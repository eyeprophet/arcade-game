==> flow/design.v <==
`default_nettype none
module Decoder
  #(parameter WIDTH = 8)
  (input logic [$clog2(WIDTH) - 1:0] I,
  input logic en,
  output logic [WIDTH-1:0] D);
  assign D = (en) ? (2**I) : '0;
endmodule: Decoder
module BarrelShifter
  (input logic [15:0] V,
  input logic [3:0] by,
  output logic [15:0] S);
  assign S = V << by;
endmodule: BarrelShifter
module Multiplexer
  #(parameter WIDTH = 8)
  (input logic [WIDTH-1:0] I,
  input logic [$clog2(WIDTH) - 1:0] S,
  output logic Y);
  assign Y = I[S];
endmodule: Multiplexer
module Mux2to1
  #(parameter WIDTH = 7)
  (input logic [WIDTH-1:0] I0,
  input logic [WIDTH-1:0] I1,
  input logic S,
  output logic [WIDTH-1:0] Y);
  assign Y = (S === 1'b1) ? I1 : I0; 
endmodule: Mux2to1
module MagComp
  #(parameter WIDTH = 8)
  (input logic [WIDTH-1:0] A,
  input logic [WIDTH-1:0] B,
  output logic AltB,
  output logic AeqB,
  output logic AgtB);
  assign AltB = (A < B);
  assign AeqB = (A === B);
  assign AgtB = (A > B);
endmodule: MagComp
module Comparator
  #(parameter WIDTH = 4)
  (input logic [WIDTH-1:0] A,
  input logic [WIDTH-1:0] B,
  output logic AeqB);
  assign AeqB = (A === B);
endmodule: Comparator
module Adder
  #(parameter WIDTH = 8)
  (input logic cin,
  input logic [WIDTH-1:0] A, B,
  output logic cout,
  output logic [WIDTH-1:0] sum);
  assign {cout, sum} = A + B + cin;
endmodule: Adder
module Subtracter
  #(parameter WIDTH = 8)
  (input logic bin,
  input logic [WIDTH-1:0] A, B,
  output logic bout,
  output logic [WIDTH-1:0] diff);
  assign {bout, diff} = A - B - bin;
endmodule: Subtracter
module DFlipFlop
  (input logic preset_L, D, clock, reset_L,
  output logic Q);
  always_ff @(posedge clock, negedge reset_L, negedge preset_L)
    if (~reset_L)
      Q <= 0;
    else if (~preset_L)
      Q <= 1;
    else
      Q <= D;
endmodule: DFlipFlop
module Register
  #(parameter WIDTH = 8)
  (input logic en, clear, clock,
  input logic [WIDTH - 1:0] D,
  output logic [WIDTH - 1:0] Q);
  always_ff @(posedge clock)
    if (en)
      Q <= D;
    else if (clear)
      Q <= '0;
endmodule: Register
module Counter
  #(parameter WIDTH = 8)
  (input logic en, clear, load, up, clock,
  input logic [WIDTH-1:0] D,
  output logic [WIDTH-1:0] Q);
   always_ff @(posedge clock)
    if (clear)
      Q <= '0;
    else if (load)
      Q <= D;
    else if (up && en)
      Q <= Q + 1'd1;
    else if (~up && en)
      Q <= Q - 1'd1;
endmodule: Counter
module Synchronizer
  (input logic async, clock,
  output logic sync);
    logic buffer;
    always_ff @(posedge clock) begin
      buffer <= async;
      sync <= buffer;
    end
endmodule: Synchronizer
module ShiftRegisterSIPO
  #(parameter WIDTH = 8)
  (input logic en, left, serial, clock,
  output logic [WIDTH-1:0] Q);
  always_ff @(posedge clock)
    if (left && en)
      Q <= {Q[WIDTH-2:0], serial};
    else if (~left && en)
      Q <= {serial, Q[WIDTH-1:1]};
endmodule: ShiftRegisterSIPO
module ShiftRegisterPIPO
  #(parameter WIDTH = 8)
  (input logic en, left, load, clock,
  input logic [WIDTH-1:0] D,
  output logic [WIDTH-1:0] Q);
  always_ff @(posedge clock)
    if (load)
      Q <= D;
    else if (left && en && ~load)
      Q <= Q << 1;
    else if (~left && en && ~load)
      Q <= Q >> 1;
endmodule: ShiftRegisterPIPO
module BarrelShiftRegister
  #(parameter WIDTH = 8)
  (input logic en, load, clock,
  input logic [1:0] by,
  input logic [WIDTH-1:0] D,
  output logic [WIDTH-1:0] Q);
  always_ff @(posedge clock)
    if (load)
      Q <= D;
    else if (en)
      Q <= Q << by;
endmodule: BarrelShiftRegister
module BusDriver
  #(parameter WIDTH = 8)
  (input logic en, 
  input logic [WIDTH-1:0] data,
  output logic [WIDTH-1:0] buff,
  inout tri [WIDTH-1:0] bus);
  assign bus = (en) ? data : 'bz;
  assign buff = bus; 
endmodule: BusDriver
module Memory
  #(parameter DW = 16,
              W  = 256,
              AW = $clog2(W))
  (input logic re, we, clock,
  input logic [AW-1:0] addr,
  inout tri [DW-1:0] data);
  logic [DW-1:0] M[W];
  logic [DW-1:0] rData;
  assign data = (re) ? rData: 'bz;
  always_ff @(posedge clock)
    if (we)
      M[addr] <= data;
  always_comb
    rData = M[addr];
endmodule: Memory
Reports on Memory --
What the tools print for Memory, step after step. Line numbers count from 1 in the design file above. Operators: Yosys type, input widths -> output width; for muxes data width and select width s. Cell names lack the library's common part. Not given: --
Design: top module Memory, clock input clock, cell library sky130hd, timing corner tt_025C_1v80

After elaboration --
Counts by Yosys on the flattened word-level netlist (proc, flatten, opt, wreduce; memories kept). Register bits leave out memories and registers merged into their read ports (data or address); mux counts leave out enables and synchronous resets folded into registers. Print and check cells are left out. Cells with the same type and inputs are merged into one. Memory sizes are those after Yosys's memory passes, which may raise the word count (mostly to a power of two), join words into wider ones and drop unused or constant bits.
Word-level totals: register bits after elaboration 0, bits in writable memories 4096, memories kept 1, bits of input ports 11, output and inout port bits 16, word-level cells 5
Cells by class: mux-type cells 4
Memories:
- M | depth 256, bits a word 16, read ports 1, wr ports 1, line 161 | logic [DW-1:0] M[W];
Operators by type and width (count):
- $mux 16 | 2
- $mux 8 | 1
- $mux 1 | 1

Depth --
Longest topological path by Yosys (ltp), each cell counted once; first at word level (registers and memories cut), then after technology mapping (sequential cells cut; the memories' decode and read muxes count).
Logic depth: depth after elaboration 2, ABC_AREA 0, mapped depth 10, depth with buffers taken out 5

Synthesis result --
The flow's flattened synthesis, as Yosys stat reports it; memories are mapped. The netlist is that of the ABC_AREA named above (0 if unset); the other value can give another one.
Mapped netlist: standard cells after synthesis 6711, chip area (Yosys) 155078.7 um2, area of sequential cells 122998.0 um2, flip-flops 4096, buffer cells 420
Cell types:
- edfxtp_1 | count 4096, area in all 1.23E+05 um2
- mux4_2 | count 1024, area in all 2.31E+04 um2
- a22oi_1 | count 512, area in all 3.84E+03 um2
- a21oi_1 | count 256, area in all 1.28E+03 um2
- clkbuf_1 | count 249, area in all 934.646 um2
- nor2_1 | count 232, area in all 870.835 um2
- o41ai_1 | count 64, area in all 560.538 um2
- buf_2 | count 76, area in all 380.365 um2
- buf_6 | count 25, area in all 281.52 um2
- buf_1 | count 54, area in all 202.694 um2
- nor3_1 | count 30, area in all 150.144 um2
- buf_4 | count 16, area in all 120.115 um2
- nand2_1 | count 28, area in all 105.101 um2
- nand4_1 | count 16, area in all 100.096 um2
- nand3_1 | count 13, area in all 65.062 um2
- nor2b_1 | count 7, area in all 43.792 um2
- nand2b_1 | count 6, area in all 37.536 um2
- and2_1 | count 3, area in all 18.768 um2
Not listed: further types 3, cells in them 4.

Worst setup path after synthesis --
Source: OpenSTA report_checks on the synthesized netlist (no wires, ideal clock, input and output delay 20% of the period each), path of least setup slack; recovery checks are left aside. Register names are those of the netlist, which keeps one name where synthesis merged equal registers.
Timing post-synthesis: path kind in2out, start point input addr[0], end point output data[10], period 17.7 ns, external input delay 3.540 ns, external output delay 3.540 ns, time at the first pin 3.540 ns, arrival 9.288 ns, required time 14.160 ns, slack 4.872 ns, path delay 5.748 ns, driving pins on the path 8, path buffers 3, synthesis period reached 12.828 ns
"path delay" is the arrival time less input delay plus setup time. A path that ends at an output port has no setup time. "driving pins on the path" counts driving pins, that of a launching flip-flop among them; a cell with two outputs on the path counts twice. "synthesis period reached" is the clock period less the worst setup slack; recovery checks do not enter. This is arithmetic on one report: input and output delays are still those of the set period (20% each). Between the ends stands the longest chain of elaborated cells between them, by number of cells; it is not shown to be the way that was timed. Of several equally long chains one is given. A line is the first line of the expression or statement that the cell stems from. Yosys adds cells for indexed reads and writes and turns some case tables into memories. A memory read counts as a cell of the chain, while the word-level depth stops at memories.
Between the ends, post-synthesis: cell sequence clkbuf_1 -> clkbuf_1 -> buf_2 -> mux4_2 -> a22oi_1 -> a21oi_1 -> o41ai_1 -> nand4_1, length of the longest elaborated chain 2, elaborated cells on any way between the ends 2, RTL lines with such cells 2, those cells by class mux: 1; memory: 1
Ends and longest elaborated chain, post-synthesis:
- start: declaration | line 159 | input logic [AW-1:0] addr,
- $mem_v2 256x16 | line 161 | logic [DW-1:0] M[W];
- $mux 16 | line 163 | assign data = (re) ? rData: 'bz;
- end: declaration | line 160 | inout tri [DW-1:0] data);

Path in the finished layout --
From the final timing report of stored run 1: the path of least setup slack in the routed layout; clock arrival at registers is part of the times.
Timing after layout: path kind in2out, start point input addr[0], end point output data[5], period 16.7 ns, external input delay 3.34 ns, external output delay 3.34 ns, time at the first pin 3.34 ns, arrival 8.71 ns, required time 13.36 ns, slack 4.65 ns, driving pins on the path 9, path buffers 4
Between the ends stands the longest chain of elaborated cells between them, by number of cells; it is not shown to be the way that was timed. Of several equally long chains one is given. A memory read counts as a cell of the chain, while the word-level depth stops at memories.
Between the ends, after layout: cell sequence buf_16 -> buf_4 -> buf_4 -> mux4_2 -> a22oi_1 -> a21oi_1 -> o41ai_2 -> nand4_1 -> buf_4, length of the longest elaborated chain 2, elaborated cells on any way between the ends 2, RTL lines with such cells 2, those cells by class mux: 1; memory: 1
Ends and longest elaborated chain, after layout:
- start: declaration | line 159 | input logic [AW-1:0] addr,
- $mem_v2 256x16 | line 161 | logic [DW-1:0] M[W];
- $mux 16 | line 163 | assign data = (re) ? rData: 'bz;
- end: declaration | line 160 | inout tri [DW-1:0] data);

Data sheet: physical implementation of Memory

Design Memory on sky130hd. What follows are 2 stored runs of the flow, each under its own settings; their order means nothing. The constraints put input and output delay at 20% of the set period each and load the outputs with 0.01 pF.
"achieved clock period": clock period set for the run, less the worst setup slack. It is reckoned from that one timing run; input and output delays stay at 20% of the period that was set.
"worst setup path time": the worst setup path's part of the clock period (all of it between registers, 20% less for each end at a port) less its slack. A launch clock that arrives late makes it longer, a capture clock that arrives late makes it shorter.
"power" rests on the timing tool's default activity at the inputs, not on a simulated workload.

[stored run 1] flow files
==> flow/run.sh <==
#!/bin/bash
# the make line also repeats the synthesis and layout settings of config.mk as NAME=value (left out here)
make -C /OpenROAD-flow-scripts/flow DESIGN_CONFIG=/design/flow/config.mk WORK_HOME=/design/flow/orfs CLKGATE_MAP_FILE= finish
==> flow/config.mk <==
export PLATFORM = sky130hd
export DESIGN_NAME = Memory
export DESIGN_NICKNAME = Memory
export VERILOG_FILES = /design/flow/design.v
export SDC_FILE = /design/flow/constraint.sdc
export NUM_CORES = 4
export LEC_CHECK = 0
export CAP_MARGIN = 20
export CORE_MARGIN = 2
export CORE_UTILIZATION = 40
export SLEW_MARGIN = 20
==> flow/constraint.sdc <==
create_clock -name core_clock -period 16.7 [get_ports {clock}]
set_input_delay 3.3400 -clock core_clock [delete_from_list [all_inputs] [get_ports {clock}]]
set_output_delay 3.3400 -clock core_clock [all_outputs]
set_load 0.01 [all_outputs]

[stored run 1] result: area of the synthesized netlist 155078.7 um2; die area 392696.0 um2; utilization after layout 45.9%; worst setup slack after layout 4.651 ns; setup total negative slack 0.000 ns; post-route worst hold slack 1.375 ns; power 21663 µW; achieved clock period 12.049 ns; worst setup path time 5.37 ns; kind of the worst setup path in2out

[stored run 2] flow files
==> flow/run.sh <==
#!/bin/bash
# the make line also repeats the synthesis and layout settings of config.mk as NAME=value (left out here)
make -C /OpenROAD-flow-scripts/flow DESIGN_CONFIG=/design/flow/config.mk WORK_HOME=/design/flow/orfs CLKGATE_MAP_FILE= finish
==> flow/config.mk <==
export PLATFORM = sky130hd
export DESIGN_NAME = Memory
export DESIGN_NICKNAME = Memory
export VERILOG_FILES = /design/flow/design.v
export SDC_FILE = /design/flow/constraint.sdc
export NUM_CORES = 4
export LEC_CHECK = 0
export ABC_AREA = 1
export CAP_MARGIN = 20
export CELL_PAD_IN_SITES_DETAIL_PLACEMENT = 2
export CORE_MARGIN = 5
export CORE_UTILIZATION = 52
export CTS_CLUSTER_SIZE = 37
export HOLD_SLACK_MARGIN = 0.26
export MAX_ROUTING_LAYER = met4
export MIN_ROUTING_LAYER = met2
export SETUP_SLACK_MARGIN = 0.1
export SLEW_MARGIN = 25
export TNS_END_PERCENT = 65
==> flow/constraint.sdc <==
create_clock -name core_clock -period 15.4 [get_ports {clock}]
set_input_delay 3.0800 -clock core_clock [delete_from_list [all_inputs] [get_ports {clock}]]
set_output_delay 3.0800 -clock core_clock [all_outputs]
set_load 0.01 [all_outputs]

[stored run 2] result: did not finish, clock tree synthesis stopped with DPL-0033
